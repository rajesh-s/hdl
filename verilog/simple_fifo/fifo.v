==> flow/design.v <==
module fifo(clk,reset,din,wr,full,dout,rd,empty,overflow);
  parameter LOGSIZE = 2;    
  parameter WIDTH = 4;      
  parameter SIZE = 1 << LOGSIZE;   
  input clk,reset,rd,wr;
  input [WIDTH-1:0] din;
  output [WIDTH-1:0] dout;
  output full,empty,overflow;
  reg [WIDTH-1:0] fifo[SIZE-1:0];    
  reg overflow;			 
  reg [LOGSIZE-1:0] wptr,rptr;   
  wire [LOGSIZE-1:0] wptr_inc = wptr + 1;
  assign empty = (wptr == rptr);
  assign full = (wptr_inc == rptr);
  assign dout = fifo[rptr];
  always @ (posedge clk) begin
    if (reset) begin
      wptr <= 0;
      rptr <= 0;
      overflow <= 0;
    end
    else if (wr) begin
      fifo[wptr] <= din;
      wptr <= wptr_inc;
      overflow <= overflow | (wptr_inc == rptr);
    end
    if (rd && (!empty || overflow)) begin
      rptr <= rptr + 1;
      overflow <= 0;
    end
  end
endmodule
# Tool chain data of fifo
# The steps from the RTL of fifo to its reports follow in flow order.
# Line numbers count from 1 in the design file above.
# Operators carry their Yosys type and port widths (W data, S select, Z words).
# A cell with n/a has no value.
# design
top_module,fifo
clock_port,clk
library,sky130hd
corner,tt_025C_1v80

# Elaborated design
# Counts by Yosys on the flattened word-level netlist (proc, flatten, opt, wreduce; memories kept). Print and check cells are left out.
# Memory sizes are those after Yosys's memory passes, which may raise the word count (mostly to a power of two), join words into wider ones and drop unused or constant bits.
# word_totals
ff_bits,5
ramBits,16
clocked_rd_ports_x_width,4
mem_count,1
inputBits,8
wordCells,23
# memory_table
name,words,word_bits,read_ports,write_ports,line_no,source
fifo,4,4,1,1,9,reg [WIDTH-1:0] fifo[SIZE-1:0];
# op_classes
n_addsub,2
equal,2
muxes,9
logic,1
n_reduce_logical,5
# ops
op,count
$mux W2,5
$mux W4,2
$add A2 B1 Y2 const B,2
$eq A2 B2 Y1,2
$reduce_bool A2 Y1,1
$reduce_or A2 Y1,1
$mux W1,2
$or A1 B1 Y1,1
$logic_and A1 B1 Y1,1
$logic_or A1 B1 Y1,1
$logic_not A1 Y1,1

# Logic depth
# Longest topological path by Yosys (ltp), each cell counted once; first at word level (registers and memories cut), then after technology mapping (sequential cells cut; the memories' decode and read muxes count).
# depth
ltp_word,6
abc_area,1
mapped_depth,8

# After synthesis
# Source: synth_stat.txt of the flow (Yosys; design flattened, memories mapped). It holds for the ABC_AREA given above (unset counts as 0); a run with the other value may have another netlist.
# Totals and module areas in this step are rounded.
# mapped
stdcells,98
mapped_area_um2,1040
sequential_area_um2,641
flip_flops,23
# by_type
type,count,type_area_um2
sky130_fd_sc_hd__edfxtp_1,18,540.518
sky130_fd_sc_hd__dfxtp_1,5,100.096
sky130_fd_sc_hd__ha_1,4,50.048
sky130_fd_sc_hd__nor2_1,13,48.797
sky130_fd_sc_hd__inv_1,12,45.043
sky130_fd_sc_hd__nand2_1,11,41.29
sky130_fd_sc_hd__o21ai_0,6,30.029
sky130_fd_sc_hd__nand3_1,5,25.024
sky130_fd_sc_hd__o22ai_1,4,25.024
sky130_fd_sc_hd__o21ai_1,4,20.019
sky130_fd_sc_hd__bufinv_8,1,17.517
sky130_fd_sc_hd__xnor2_2,1,16.266
sky130_fd_sc_hd__a21oi_1,3,15.014
sky130_fd_sc_hd__inv_2,4,15.014
sky130_fd_sc_hd__nand2_2,2,12.512
sky130_fd_sc_hd__or2_1,2,12.512
sky130_fd_sc_hd__nand3_2,1,10.01
sky130_fd_sc_hd__nor2_2,1,6.256
sky130_fd_sc_hd__buf_2,1,5.005

# Path before layout
# Source: OpenSTA report_checks on the synthesized netlist (no wires, ideal clock, input and output delay 20% of the period each), path of least setup slack; recovery checks are left aside. Register names are those of the netlist, which keeps one name where synthesis merged equal registers.
# synth_timing
path_kind,register to output
start,register wptr[1]
end,output port full
period_ns,2.42
t_first_pin_ns,0.000
arrival_ns,1.219
required_ns,1.936
setup_slack_ns,0.717
path_delay_ns,1.219
path_stages,5
path_buffers,0
period_less_setup_slack_ns,1.703
# "path_delay_ns" is the arrival time less input delay plus setup time.
# At an output port there is no setup time.
# "path_stages": output pins that drive a net of the path, with the launching flip-flop's if there is one; two outputs of one cell count as two.
# "period_less_setup_slack_ns" = period - worst setup slack (recovery checks aside). The figure is calculated, with input and output delays left at 20% of the set period.
# Between the ends stands the longest chain of elaborated cells between them, by number of cells; it is not shown to be the way that was timed. Of several equally long chains one is given.
# A line is the first line of the expression or statement that the cell stems from. Yosys adds cells for indexed reads and writes and turns some case tables into memories.
# synth_between
path_cell_list,sky130_fd_sc_hd__dfxtp_1 -> sky130_fd_sc_hd__inv_1 -> sky130_fd_sc_hd__ha_1 -> sky130_fd_sc_hd__or2_1 -> sky130_fd_sc_hd__a21oi_1
elab_chain_cells,2
cells_between,2
classes_between,add/sub (1); eq/ne (1)
# synth_rtl
element,line_no,source
"start, declared",11,"reg [LOGSIZE-1:0] wptr,rptr;"
"start, assigned",18,wptr <= 0;
"start, assigned",24,wptr <= wptr_inc;
$add A2 B1 Y2,12,wire [LOGSIZE-1:0] wptr_inc = wptr + 1;
$eq A2 B2 Y1,14,assign full = (wptr_inc == rptr);
"end, declared",8,"output full,empty,overflow;"
# Nets of the timed path that keep an RTL name, with a line that drives or declares them; the list need not be complete.
# synth_nets
net,line_no
wptr_inc[1],12

# Path in the finished layout
# Path of least setup slack in the final report of record 1 (OpenROAD, finished layout, wires in). Where an end is a register, its clock arrival counts in the times.
# layout_timing
path_kind,register to output
start,register wptr[0]
end,output port full
period_ns,1.02
t_first_pin_ns,0.31
arrival_ns,1.45
required_ns,0.82
setup_slack_ns,-0.64
path_stages,6
path_buffers,1
# layout_between
path_cell_list,sky130_fd_sc_hd__dfxtp_2 -> sky130_fd_sc_hd__inv_4 -> sky130_fd_sc_hd__ha_4 -> sky130_fd_sc_hd__or2_4 -> sky130_fd_sc_hd__a21oi_2 -> sky130_fd_sc_hd__buf_2
cells_between,2
classes_between,add/sub (1); eq/ne (1)
# layout_rtl
element,line_no,source
"start, declared",11,"reg [LOGSIZE-1:0] wptr,rptr;"
"start, assigned",18,wptr <= 0;
"start, assigned",24,wptr <= wptr_inc;
"end, declared",8,"output full,empty,overflow;"
# Chain of elaborated cells between the ends: none given.
# Nets of the timed path that keep an RTL name, with a line that drives or declares them; the list need not be complete.
# layout_nets
net,line_no,source
wptr_inc[0],12,wire [LOGSIZE-1:0] wptr_inc = wptr + 1;
wptr_inc[1],12,

# 2 stored runs of fifo in the flow (synthesis by Yosys, layout by OpenROAD, sky130hd cells), in arbitrary order. Constraints: input delay and output delay 20% of the set period each, output load 0.01 pF.
# "timing.worst_path_ns": the worst setup path's part of the clock period (all of it between registers, 20% less for each end at a port) less its slack. A launch clock that arrives late makes it longer, a capture clock that arrives late makes it shorter.
# "fin_power_w" rests on the timing tool's default activity at the inputs, not on a simulated workload.
# Values from the reports are rounded here.
# Among the settings, n/a means not set for that run.
run,period_ns,CORE_UTILIZATION,SETUP_SLACK_MARGIN,PLACE_DENSITY_LB_ADDON,CORE_MARGIN,TNS_END_PERCENT,ABC_AREA,GPL_TIMING_DRIVEN,SLEW_MARGIN,MIN_ROUTING_LAYER,CAP_MARGIN,HOLD_SLACK_MARGIN,CELL_PAD_IN_SITES_GLOBAL_PLACEMENT,CELL_PAD_IN_SITES_DETAIL_PLACEMENT,GPL_ROUTABILITY_DRIVEN,CTS_CLUSTER_SIZE,synth_area_um2,die_area_um2,post_route_stdcell_area_um2,final_util_pct,ws_setup_ns,final_hold_ws_ns,fin_power_w,timing.worst_path_ns,critical_path_type
record 1,1.02,47,0.17,0.04,3,90,1,0,15,met2,20,n/a,n/a,n/a,n/a,n/a,1040,2800,1630,80.6,-0.639,0.234,0.00271,1.45,register to output
record 2,1.93,16,-0.04,0.04,2,95,0,1,20,n/a,35,0.19,0,1,0,26,986,6810,1360,22.9,0.026,0.650,0.00145,1.52,register to output
